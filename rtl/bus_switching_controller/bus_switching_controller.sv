==> flow/design.v <==
module bus_switching_controller (
	input logic             clk,
	input logic             rstn,
	input logic             vld,
	input logic  [8 -1:0]   addr,
	input logic  [16-1:0]   data,
	output logic [8 -1:0]   addr_a,
	output logic [16-1:0]   data_a,
	output logic [8 -1:0]   addr_b,
	output logic [16-1:0]   data_b
);
    always @(posedge clk or negedge rstn) begin
	    if (!rstn) begin
		    addr_a <= '0;
		    addr_b <= '0;
		    data_a <= '0;
		    data_b <= '0;
	    end else begin
		    if (~vld) begin
			    addr_a <= '0;
			    addr_b <= '0;
                data_a <= '0;
			    data_b <= '0;
		    end else begin
                if(addr >= 8'h00 && addr <= 8'h3F) begin
				    addr_a <= addr;
				    data_a <= data;
				    addr_b <= '0;
				    data_b <= '0;
			    end else if (addr >= 8'h40 && addr <= 8'hFF) begin
				    addr_b <= addr;
				    data_b <= data;
				    addr_a <= '0;
				    data_a <= '0;
			    end
		    end
        end
    end
endmodule
[From RTL to reports: bus_switching_controller]
The steps from the RTL of bus_switching_controller to its reports follow in flow order.
Lines are those of the file above, counted from 1.
Library cell names are shortened.
Not given: -
Set-up
  top: bus_switching_controller
  clock: clk
  standard-cell library: sky130hd
  timing corner: tt_025C_1v80

[Word level]
Source: Yosys, flattened and elaborated, memories not mapped. Widths are those after wreduce. Registers that Yosys merges into a memory's read port (data or address) are not register bits. Print and check cells do not count. Equal cells are merged and count once.
Cells by class
  reductions and logical operators: 2
  eq/ne operators: 1
  magnitude comparators: 4
  mux-type cells: 12
Operators by type and width (number)
  16-bit 2-to-1 mux: 6
  8-bit 2-to-1 mux: 6
  8-bit by 1-bit >= comparator with 1-bit output with constant B: 1
  8-bit by 6-bit less-or-equal comparator with 1-bit output with constant B: 1
  8-bit by 7-bit >= comparator with 1-bit output with constant B: 1
  8-bit less-or-equal comparator with constant B: 1
  3-bit by 1-bit != test with 1-bit output with constant B: 1
  1-bit logical AND: 2
Bit counts
  bits of input ports: 27
  flip-flop bits (word level): 48
  output and inout port bits: 48

[Longest topological paths]
Yosys ltp: most cells in a row. Word level: on the elaborated netlist, between registers, memories and ports. Mapped: between sequential cells and ports; inverters and the memories' decode and read muxes count.
Depth
  depth in word-level cells: 5
  ABC_AREA: 0
  gate-level depth with buffers: 3

[After synthesis]
Yosys stat after the flow's synthesis: flattened, memories mapped to cells. It holds for the ABC_AREA given above (unset counts as 0); a run with the other value may have another netlist.
The area totals of this step are shown rounded.
Mapped netlist
  buffer cells: 15
  sequential part of the area: 1201 um2
  chip area (Yosys): 1794 um2
  cells in the netlist: 110
  flip-flops: 48
Cells by type (number)
  dfrtp_1: 48
  o211a_1: 22
  nor4bb_1: 20
  buf_6: 8
  buf_2: 6
  nor4bb_2: 1
  and2_1: 2
  and4bb_1: 1
  buf_4: 1
  conb_1: 1

[Worst setup path after synthesis]
Path of least setup slack by OpenSTA after synthesis, without wires, with an ideal clock, recovery checks aside; 20% of the period is set as input and as output delay. Where synthesis merged equal registers, the netlist keeps one of their names.
Path after synthesis
  path type: input port to flip-flop
  from: input port addr[7]
  to: register addr_b[0]
  arrival time: 0.640 ns
  setup slack: 0.032 ns
  clock period: 0.792 ns
  delay of the path: 0.602 ns
  input delay: 0.158 ns
  required time: 0.672 ns
  library setup time: 0.120 ns
  stages on the path: 3
  time at the first pin: 0.158 ns
  synthesis period reached: 0.76 ns
"delay of the path" is the arrival time less input delay plus setup time.
"stages on the path" counts driving pins, that of a launching flip-flop among them; a cell with two outputs on the path counts twice.
"synthesis period reached" is the clock period less the worst setup slack; recovery checks do not enter. This is arithmetic on one report: input and output delays are still those of the set period (20% each).
The rows between start and end are the longest chain of elaborated cells between them; the timing report does not say that the signal goes this way. Where chains are equally long, one stands for them.
Each line given opens the expression or statement behind the cell; cells for indexed reads and writes are added by Yosys, which also makes memories of some case tables.
A register here has more assigning lines than the two given.
Between the ends, after synthesis
  cell sequence: buf_6 > buf_2 > o211a_1
  cells in the longest elaborated chain: 5
Ends and longest elaborated chain, after synthesis
  start: declaration: line 5  | input logic [8 -1:0] addr,
  8-bit by 7-bit >= comparator with 1-bit output: line 30  | end else if (addr >= 8'h40 && addr <= 8'hFF) begin
  1-bit logical AND: line 30
  8-bit 2-to-1 mux: line 30
  8-bit 2-to-1 mux: line 25  | if(addr >= 8'h00 && addr <= 8'h3F) begin
  8-bit 2-to-1 mux: line 19  | if (~vld) begin
  end: assignment: line 21  | addr_b <= '0;
  end: assignment: line 31  | addr_b <= addr;
  end: declaration: line 9  | output logic [8 -1:0] addr_b,

[Path in the finished layout]
From the final timing report of flow run 2: the path of least setup slack in the routed layout; clock arrival at registers is part of the times.
Path after layout
  path type: flip-flop to output port
  from: register data_b[2]
  to: output port data_b[2]
  output delay: 0.11 ns
  time at the first pin: 0.29 ns
  required time: 0.42 ns
  stages on the path: 2
  arrival time: 0.81 ns
  clock period: 0.529 ns
  setup slack: -0.39 ns
A register here has more assigning lines than the two given.
Between the ends, after layout
  cell sequence: dfrtp_1 > buf_2
  cells in the longest elaborated chain: 0
Ends and longest elaborated chain, after layout
  start: declaration: line 10  | output logic [16-1:0] data_b
  start: assignment: line 17  | data_b <= '0;
  start: assignment: line 32  | data_b <= data;
  end: declaration: line 10

--- measured runs ---
2 stored runs of bus_switching_controller in the flow (synthesis by Yosys, layout by OpenROAD, sky130hd cells), in arbitrary order. Constraints: input delay and output delay 20% of the set period each, output load 0.01 pF.
"achieved clock period" is the run's clock period less its worst setup slack. It is reckoned from that one timing run; input and output delays stay at 20% of the period that was set.
By "worst setup path time" is meant the share of the clock period that the worst setup path is allowed (20% is reserved at inputs, 20% at outputs), minus its slack. Clock arrival times at its registers enter into it.
"power": no workload was simulated; the value follows from the tool's default switching activity.
The results are shown rounded.
[flow run 1] settings: period_ns=0.572, CORE_UTILIZATION=48, PLACE_DENSITY=0.74, CELL_PAD_IN_SITES_GLOBAL_PLACEMENT=3, TNS_END_PERCENT=60, ABC_AREA=1, CTS_CLUSTER_SIZE=11, SLEW_MARGIN=0, MIN_ROUTING_LAYER=met1, MAX_ROUTING_LAYER=met4, CAP_MARGIN=20, CORE_MARGIN=2
[flow run 1] result: did not finish, placement stopped with GPL-0301
[flow run 2] settings: period_ns=0.529, CORE_UTILIZATION=41, SETUP_SLACK_MARGIN=-0.04, PLACE_DENSITY_LB_ADDON=0.12, CELL_PAD_IN_SITES_GLOBAL_PLACEMENT=0, CELL_PAD_IN_SITES_DETAIL_PLACEMENT=0, CAP_MARGIN=20, CORE_MARGIN=2, SLEW_MARGIN=20
[flow run 2] result: chip area after synthesis (Yosys) 1794 um2, die area 4921 um2, standard-cell area of the final layout 2681 um2, utilization 62.4%, worst setup slack after layout -0.392 ns, total negative slack -18.30 ns, worst hold slack 0.095 ns, power 6953 µW, achieved clock period 0.921 ns, worst setup path time 0.81 ns, worst setup path kind flip-flop to output port
--- end ---
