==> flow/design.v <==
module simple_alu (
  input logic        clk,
  input logic [7:0]  a,
  input logic [7:0]  b,
  input logic [2:0]  opcode,
  output logic [15:0] result
);
  localparam ADD  = 3'b000;
  localparam SUB  = 3'b001;
  localparam AND  = 3'b010;
  localparam OR   = 3'b011;
  localparam XOR  = 3'b100;
  localparam MUL  = 3'b101;
  localparam XNOR = 3'b110;
  always_ff @(posedge clk) begin
    case (opcode)
      ADD:   result <= a + b;
      SUB:   result <= a - b;
      AND:   result <= {8'b0, a & b};
      OR:    result <= {8'b0, a | b};
      XOR:   result <= {8'b0, a ^ b};
      MUL:   result <= a * b;
      XNOR:  result <= {8'b0, ~(a ^ b)};
      default: result <= 16'hDEAD;  
    endcase
  end
endmodule
# Tool chain data of simple_alu
# What the tools print for simple_alu, step after step.
# Line numbers count from 1 in the design file above.
# Operators: Yosys type, input widths -> output width; for muxes data width and select width s.
# Library cell names are shortened.
setup:
  design: "simple_alu"
  clk_port: "clk"
  lib: "sky130hd"
  corner: "tt_025C_1v80"

# Word-level counts
# Source: Yosys, flattened and elaborated, memories not mapped. Widths are those after wreduce; folded enables and synchronous resets count as part of the registers. Registers that Yosys merges into a memory's read port (data or address) are not register bits. Print and check cells do not count. Equal cells are merged and count once.
op_classes:
  addsub: 2
  multipliers: 1
  eq_ne: 6
  muxes: 1
  bitwise: 4
  reduce_logical: 1
ops:
  columns: ["cell", "count"]
  rows:
  - ["$mul 8x8->16", 1]
  - ["$pmux 16 s7", 1]
  - ["$eq 3x3->1 const B", 3]
  - ["$add 8x8->9", 1]
  - ["$sub 8x8->9", 1]
  - ["$and 8x8->8", 1]
  - ["$or 8x8->8", 1]
  - ["$xor 8x8->8", 1]
  - ["$not 8->8", 1]
  - ["$eq 3x2->1 const B", 2]
  - ["$eq 3x1->1 const B", 1]
  - ["$logic_not 3->1", 1]
word_totals:
  regBits: 16
  inputBits: 20
  output_inout_bits: 16
  wordCells: 16

# Depth
# Longest topological path by Yosys (ltp), each cell counted once; first at word level (registers and memories cut), then after technology mapping (sequential cells cut; the memories' decode and read muxes count).
depth:
  ltp_word: 3
  ABC_AREA: 0
  mapped_depth: 17

# Synthesis result
# Source: synth_stat.txt of the flow (Yosys; design flattened, memories mapped). It holds for the ABC_AREA given above (unset counts as 0); a run with the other value may have another netlist.
# Totals and module areas in this step are rounded.
synth_totals:
  cells: 434
  mapped_area_um2: 3488
  ffs: 16
types:
  columns: ["type", "count", "type_area_um2"]
  rows:
  - ["fa_1", 38, 760.73]
  - ["ha_1", 60, 750.72]
  - ["dfxtp_1", 16, 320.307]
  - ["inv_1", 75, 281.52]
  - ["nor2_1", 62, 232.723]
  - ["a21oi_1", 25, 125.12]
  - ["nand2_1", 30, 112.608]
  - ["o21ai_0", 21, 105.101]
  - ["xnor2_1", 9, 78.826]
  - ["xor2_1", 8, 70.067]
  - ["a21o_1", 7, 52.55]
  - ["a221oi_1", 4, 35.034]
  - ["a31oi_1", 5, 31.28]
  - ["o21a_1", 4, 30.029]
  - ["o221ai_1", 3, 26.275]
  - ["nor2b_1", 4, 25.024]
  - ["nor3_1", 5, 25.024]
  - ["a211oi_1", 3, 22.522]
# Not listed: further types 33, cells in them 55.

# Timing after synthesis
# Path of least setup slack by OpenSTA after synthesis, without wires, with an ideal clock, recovery checks aside; 20% of the period is set as input and as output delay. Where synthesis merged equal registers, the netlist keeps one of their names.
synth_path:
  kind: "input-to-reg"
  start: "in a[2]"
  end: "reg result[14]"
  period_ns: 6.54
  setup_time_ns: 0.127
  launch_ns: 1.308
  arrival_ns: 5.045
  setup_slack_ns: 1.368
  delay_ns: 3.864
  stages: 15
  period_less_setup_slack_ns: 5.172
# "delay_ns" is the arrival time less input delay plus setup time.
# "stages": output pins that drive a net of the path, with the launching flip-flop's if there is one; two outputs of one cell count as two.
# "period_less_setup_slack_ns" = period - worst setup slack (recovery checks aside). The figure is calculated, with input and output delays left at 20% of the set period.
# The rows between start and end are the longest chain of elaborated cells between them; the timing report does not say that the signal goes this way. Where chains are equally long, one stands for them.
# Each line given opens the expression or statement behind the cell; cells for indexed reads and writes are added by Yosys, which also makes memories of some case tables.
# At most two assigning lines are given for a register; there are more.
synth_between:
  path_cell_list: "inv_1 > nor2_1 > fa_1 > fa_1 > fa_1 > inv_1 > fa_1 > inv_1 > ha_1 > a21o_1 > a2111oi_0 > nor2_1 > a31oi_1 > xor2_1 > o21ai_0"
  elab_chain_len: 2
  cone_cells: 3
  lines_between: 3
  cone_classes: "add/sub (1); mul (1); mux (1)"
synth_lines:
  columns: ["item", "line_no", "text"]
  rows:
  - ["start, declared", 3, "input logic [7:0]  a,"]
  - ["$mul 8x8->16", 22, "MUL:   result <= a * b;"]
  - ["$pmux 16 s7", 16, "case (opcode)"]
  - ["end, assigned", 17, "ADD:   result <= a + b;"]
  - ["end, assigned", 18, "SUB:   result <= a - b;"]
  - ["end, declared", 6, "output logic [15:0] result"]

# Timing after layout
# From the final timing report of record 1: the path of least setup slack in the routed layout; clock arrival at registers is part of the times.
layout_path:
  kind: "input-to-reg"
  start: "in a[3]"
  end: "reg result[11]"
  period_ns: 4.31
  setup_time_ns: 0.12
  launch_ns: 0.86
  arrival_ns: 4.57
  setup_slack_ns: -0.12
  stages: 18
# The rows between start and end are the longest chain of elaborated cells between them; the timing report does not say that the signal goes this way. Where chains are equally long, one stands for them.
# At most two assigning lines are given for a register; there are more.
layout_between:
  path_cell_list: "buf_8 > clkinvlp_4 > buf_4 > nor2_4 > fa_2 > fa_1 > inv_1 > fa_1 > fa_1 > inv_2 > ha_4 > buf_4 > o21ai_4 > nor2_4 > or2_4 > o31ai_4 > xor2_1 > o21ai_1"
  elab_chain_len: 2
  cone_cells: 3
  lines_between: 3
  cone_classes: "add/sub (1); mul (1); mux (1)"
layout_lines:
  columns: ["item", "line_no", "text"]
  rows:
  - ["start, declared", 3, "input logic [7:0]  a,"]
  - ["$mul 8x8->16", 22, "MUL:   result <= a * b;"]
  - ["$pmux 16 s7", 16, "case (opcode)"]
  - ["end, assigned", 17, "ADD:   result <= a + b;"]
  - ["end, assigned", 18, "SUB:   result <= a - b;"]
  - ["end, declared", 6, "output logic [15:0] result"]

# Record of 2 stored runs of the RTL-to-layout flow on simple_alu, platform sky130hd. The runs are unordered. Constraints: input delay and output delay 20% of the set period each, output load 0.01 pF.
# "achievedPeriod_ns" means the clock period less the worst setup slack. The figure is calculated, with input and output delays left at 20% of the set period.
# "timing.worst_path_ns" = time allowed to the worst setup path (clock period - input delay - output delay, where it has them) - its slack; a late launch clock adds to it, a late capture clock takes from it.
# The results are shown rounded.
runs:
  - name: "record 1"
    settings:
      period_ns: 4.31
      CORE_UTILIZATION: 44
      CORE_ASPECT_RATIO: 0.92
      CORE_MARGIN: 7
      SLEW_MARGIN: 15
      MIN_ROUTING_LAYER: "met1"
      CAP_MARGIN: 20
    results:
      achievedPeriod_ns: 4.433
      post_synth_area_um2: 3488
      total_die_area_um2: 10620
      post_route_util_pct: 66.6
      timing.worst_path_ns: 3.57
      critical_path_type: "input-to-reg"
      fin_tns_ns: -0.504
      ws_setup_ns: -0.123
  - name: "record 2"
    settings:
      period_ns: 5.55
      CORE_UTILIZATION: 49
      SETUP_SLACK_MARGIN: 0.74
      PLACE_DENSITY_LB_ADDON: 0.08
      HOLD_SLACK_MARGIN: -0.04
      CELL_PAD_IN_SITES_GLOBAL_PLACEMENT: 0
      GPL_ROUTABILITY_DRIVEN: 1
      CTS_CLUSTER_SIZE: 58
      CTS_CLUSTER_DIAMETER: 110
      CAP_MARGIN: 40
      CORE_MARGIN: 2
      SLEW_MARGIN: 20
    results:
      achievedPeriod_ns: 4.795
      post_synth_area_um2: 3488
      total_die_area_um2: 7810
      post_route_util_pct: 71.2
      timing.worst_path_ns: 3.68
      critical_path_type: "input-to-reg"
      fin_tns_ns: 0.000
      ws_setup_ns: 0.755
