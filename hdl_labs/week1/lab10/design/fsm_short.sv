==> flow/design.v <==
module fsm_short(
    output logic r, y, g,   
    input  logic clock,     
    input  logic reset      
);
typedef enum {RED, GREEN, YELLOW} state_t;
state_t PS, NS;
reg [7:0] timer;   
always @(posedge clock or posedge reset) begin
    if (reset) begin
        PS <= RED;
        timer <= 0;
    end
    else begin
        PS <= NS;
        timer <= (PS != NS) ? 0 : timer + 1;
    end
end
always_comb begin
    NS = PS;   
    case (PS)
        RED:    if (timer >= 20) NS = GREEN;
        GREEN:  if (timer >= 15) NS = YELLOW;
        YELLOW: if (timer >= 5) NS = RED;
    endcase
end
always_comb begin
    {r,y,g} = 3'b100;   
    case (PS)
        GREEN:  {r,y,g} = 3'b001;
        YELLOW: {r,y,g} = 3'b010;
    endcase
end
endmodule
# --- Reports on fsm_short ---
# Tool output for the design above, in the order of the flow.
# Lines are those of the file above, counted from 1.
# Cell names lack the library's common part.
setup:
  design: "fsm_short"
  clock: "clock"
  cell_library: "sky130hd"
  pvt_corner: "tt_025C_1v80"

# --- After elaboration ---
# Yosys after proc, flatten, opt, wreduce and memory -nomap, before mapping. Enables and synchronous resets that opt folds into registers are not counted as muxes. Memory bits, and registers merged into a memory's read port (data or address), are not among the register bits. Print and check cells are not counted. Equal cells are merged and count once.
bits:
  reg_bits: 40
  input_bits: 2
  out_inout_bits: 3
  word_cells: 19
classes:
  addsub: 1
  n_cmp: 3
  n_eq: 3
  mux: 8
  reduce_logical: 2
op_table:
  columns: ["cell", "count"]
  rows:
  - ["case mux 32 bit (select 3 bit)", 1]
  - ["2-to-1 mux 32 bit", 3]
  - ["== test 32 x 1 -> 1 bit (second input constant)", 1]
  - ["== test 32 x 2 -> 1 bit (second input constant)", 1]
  - ["inequality test 32 bit", 1]
  - ["logical NOT 32 bit", 1]
  - ["adder 8 x 1 -> 8 bit (second input constant)", 1]
  - [">= comparator 8 x 3 -> 1 bit (second input constant)", 1]
  - [">= comparator 8 x 4 -> 1 bit (second input constant)", 1]
  - [">= comparator 8 x 5 -> 1 bit (second input constant)", 1]
  - ["2-to-1 mux 8 bit", 1]
  - ["2-to-1 mux 1 bit", 3]
  - ["OR reduction 2 bit", 1]

# --- Logic depth ---
# Depth = most cells in a row (Yosys ltp): at word level without a register or memory, in the mapped netlist without a sequential cell, where the memories' decode and read muxes count.
logic_depth:
  ltp_word: 5
  abc_area: 0
  mapped_depth: 6
  mapped_depth_nobuf: 6

# --- Mapped cells and area ---
# Source: synth_stat.txt of the flow (Yosys; design flattened, memories mapped). It holds for the ABC_AREA given above (unset counts as 0); a run with the other value may have another netlist.
# Totals and module areas in this step are rounded.
types:
  columns: ["cell_type", "count", "area_total_um2"]
  rows:
  - ["dfrtp_1", 40, 1000.96]
  - ["clkbuf_1", 31, 116.362]
  - ["nor4_1", 7, 43.792]
  - ["ha_1", 3, 37.536]
  - ["a21oi_1", 7, 35.034]
  - ["xor2_1", 4, 35.034]
  - ["xnor2_1", 3, 26.275]
  - ["buf_12", 1, 20.019]
  - ["nand4_1", 3, 18.768]
  - ["o41ai_1", 2, 17.517]
  - ["nor3b_1", 2, 15.014]
  - ["o21ai_0", 3, 15.014]
  - ["a211oi_2", 1, 12.512]
  - ["and3_4", 1, 11.261]
  - ["inv_1", 3, 11.261]
  - ["nor2_1", 3, 11.261]
  - ["o21bai_2", 1, 11.261]
  - ["a222oi_1", 1, 10.01]
# Other cell types: 10; their cells: 11.
mapped:
  cell_count: 127
  yosys_area_um2: 1500
  seqArea_um2: 1000
  ffs: 40
  buf_cells: 32

# --- Timing after synthesis ---
# Source: OpenSTA report_checks on the synthesized netlist (no wires, ideal clock, input and output delay 20% of the period each), path of least setup slack; recovery checks are left aside. Register names are those of the netlist, which keeps one name where synthesis merged equal registers.
synth_path:
  kind: "flip-flop to output port"
  start: "register PS[26]"
  end: "output y"
  clock_period_ns: 2.99
  out_delay_ns: 0.598
  launch_ns: 0.000
  t_arrival_ns: 1.466
  required_ns: 2.392
  setup_slack_ns: 0.926
  delay_ns: 1.466
  driving_pins: 5
  n_path_buf: 0
  period_less_setup_slack_ns: 2.064
# "delay_ns" = arrival - input delay + setup time.
# At an output port there is no setup time.
# "driving_pins": output pins that drive a net of the path, with the launching flip-flop's if there is one; two outputs of one cell count as two.
# "period_less_setup_slack_ns" = period - worst setup slack (recovery checks aside). The figure is calculated, with input and output delays left at 20% of the set period.
# The rows between start and end are the longest chain of elaborated cells between them; the timing report does not say that the signal goes this way. Where chains are equally long, one stands for them.
# A line is the first line of the expression or statement that the cell stems from. Yosys adds cells for indexed reads and writes and turns some case tables into memories.
synth_via:
  path_cell_list: "dfrtp_1 > nor4_1 > nand4_1 > or2_2 > nor3b_1"
  elab_chain_len: 2
  cells_between: 2
  cone_classes: "1 x eq/ne; 1 x mux"
synth_lines:
  columns: ["item", "line", "rtl"]
  rows:
  - ["start, declared", 7, "state_t PS, NS;"]
  - ["start, assigned", 11, "PS <= RED;"]
  - ["start, assigned", 15, "PS <= NS;"]
  - ["== test 32 x 2 -> 1 bit", 29, "case (PS)"]
  - ["2-to-1 mux 1 bit", 29, null]
  - ["end, declared", 2, "output logic r, y, g,"]

# --- Path in the finished layout ---
# From the final timing report of flow run 1: the path of least setup slack in the routed layout; clock arrival at registers is part of the times.
layout_path:
  kind: "flip-flop to output port"
  start: "register PS[13]"
  end: "output y"
  clock_period_ns: 3.17
  out_delay_ns: 0.63
  launch_ns: 0.33
  t_arrival_ns: 2.43
  required_ns: 2.54
  setup_slack_ns: 0.10
  driving_pins: 6
  n_path_buf: 1
# The rows between start and end are the longest chain of elaborated cells between them; the timing report does not say that the signal goes this way. Where chains are equally long, one stands for them.
layout_via:
  path_cell_list: "dfrtp_1 > nor4_1 > nand4_1 > or2_2 > nor3b_1 > clkdlybuf4s50_1"
  elab_chain_len: 2
  cells_between: 2
  cone_classes: "1 x eq/ne; 1 x mux"
layout_lines:
  columns: ["item", "line", "rtl"]
  rows:
  - ["start, declared", 7, "state_t PS, NS;"]
  - ["start, assigned", 11, "PS <= RED;"]
  - ["start, assigned", 15, "PS <= NS;"]
  - ["== test 32 x 2 -> 1 bit", 29, "case (PS)"]
  - ["2-to-1 mux 1 bit", 29, null]
  - ["end, declared", 2, "output logic r, y, g,"]

# fsm_short through Yosys and OpenROAD on sky130hd: 2 stored runs, unordered, with their settings and measured results. The constraints put input and output delay at 20% of the set period each and load the outputs with 0.01 pF.
# "achieved_clock_period_ns": clock period set for the run, less the worst setup slack. It is reckoned from that one timing run; input and output delays stay at 20% of the period that was set.
# "worst_setup_path_time_ns" = time allowed to the worst setup path (clock period - input delay - output delay, where it has them) - its slack; a late launch clock adds to it, a late capture clock takes from it.
# "power_total_mw": no workload was simulated; the value follows from the tool's default switching activity.
# Values from the reports are rounded here.
runs:
  - name: "flow run 1"
    settings:
      period_ns: 3.17
      CORE_UTILIZATION: 48
      SETUP_SLACK_MARGIN: -0.17
      PLACE_DENSITY_LB_ADDON: 0.11
      GPL_TIMING_DRIVEN: 1
      GPL_ROUTABILITY_DRIVEN: 0
      CTS_CLUSTER_DIAMETER: 32
      MAX_ROUTING_LAYER: "met5"
      CAP_MARGIN: 20
      CORE_MARGIN: 2
      SLEW_MARGIN: 20
    results:
      synth_area_um2: 1500
      die_um2: 3600
      cell_area_final_um2: 1600
      finalUtil_frac: 0.52
      setup_ws_ns: 0.10
      timing.setup.tns_ns: 0.000
      worst_hold_slack_ns: 0.39
      power_total_mw: 0.84
      achieved_clock_period_ns: 3.066
      worst_setup_path_time_ns: 2.43
      worstPathKind: "flip-flop to output port"
  - name: "flow run 2"
    settings:
      period_ns: 2.33
      CORE_UTILIZATION: 33
      PLACE_DENSITY_LB_ADDON: 0.11
      HOLD_SLACK_MARGIN: 0.25
      CORE_MARGIN: 9
      CELL_PAD_IN_SITES_DETAIL_PLACEMENT: 2
      CAP_MARGIN: 5
      MIN_ROUTING_LAYER: "met2"
      SLEW_MARGIN: 20
    results:
      synth_area_um2: 1500
      die_um2: 7400
      cell_area_final_um2: 1700
      finalUtil_frac: 0.39
      setup_ws_ns: 0.058
      timing.setup.tns_ns: 0.000
      worst_hold_slack_ns: 0.39
      power_total_mw: 1.2
      achieved_clock_period_ns: 2.272
      worst_setup_path_time_ns: 1.81
      worstPathKind: "flip-flop to output port"
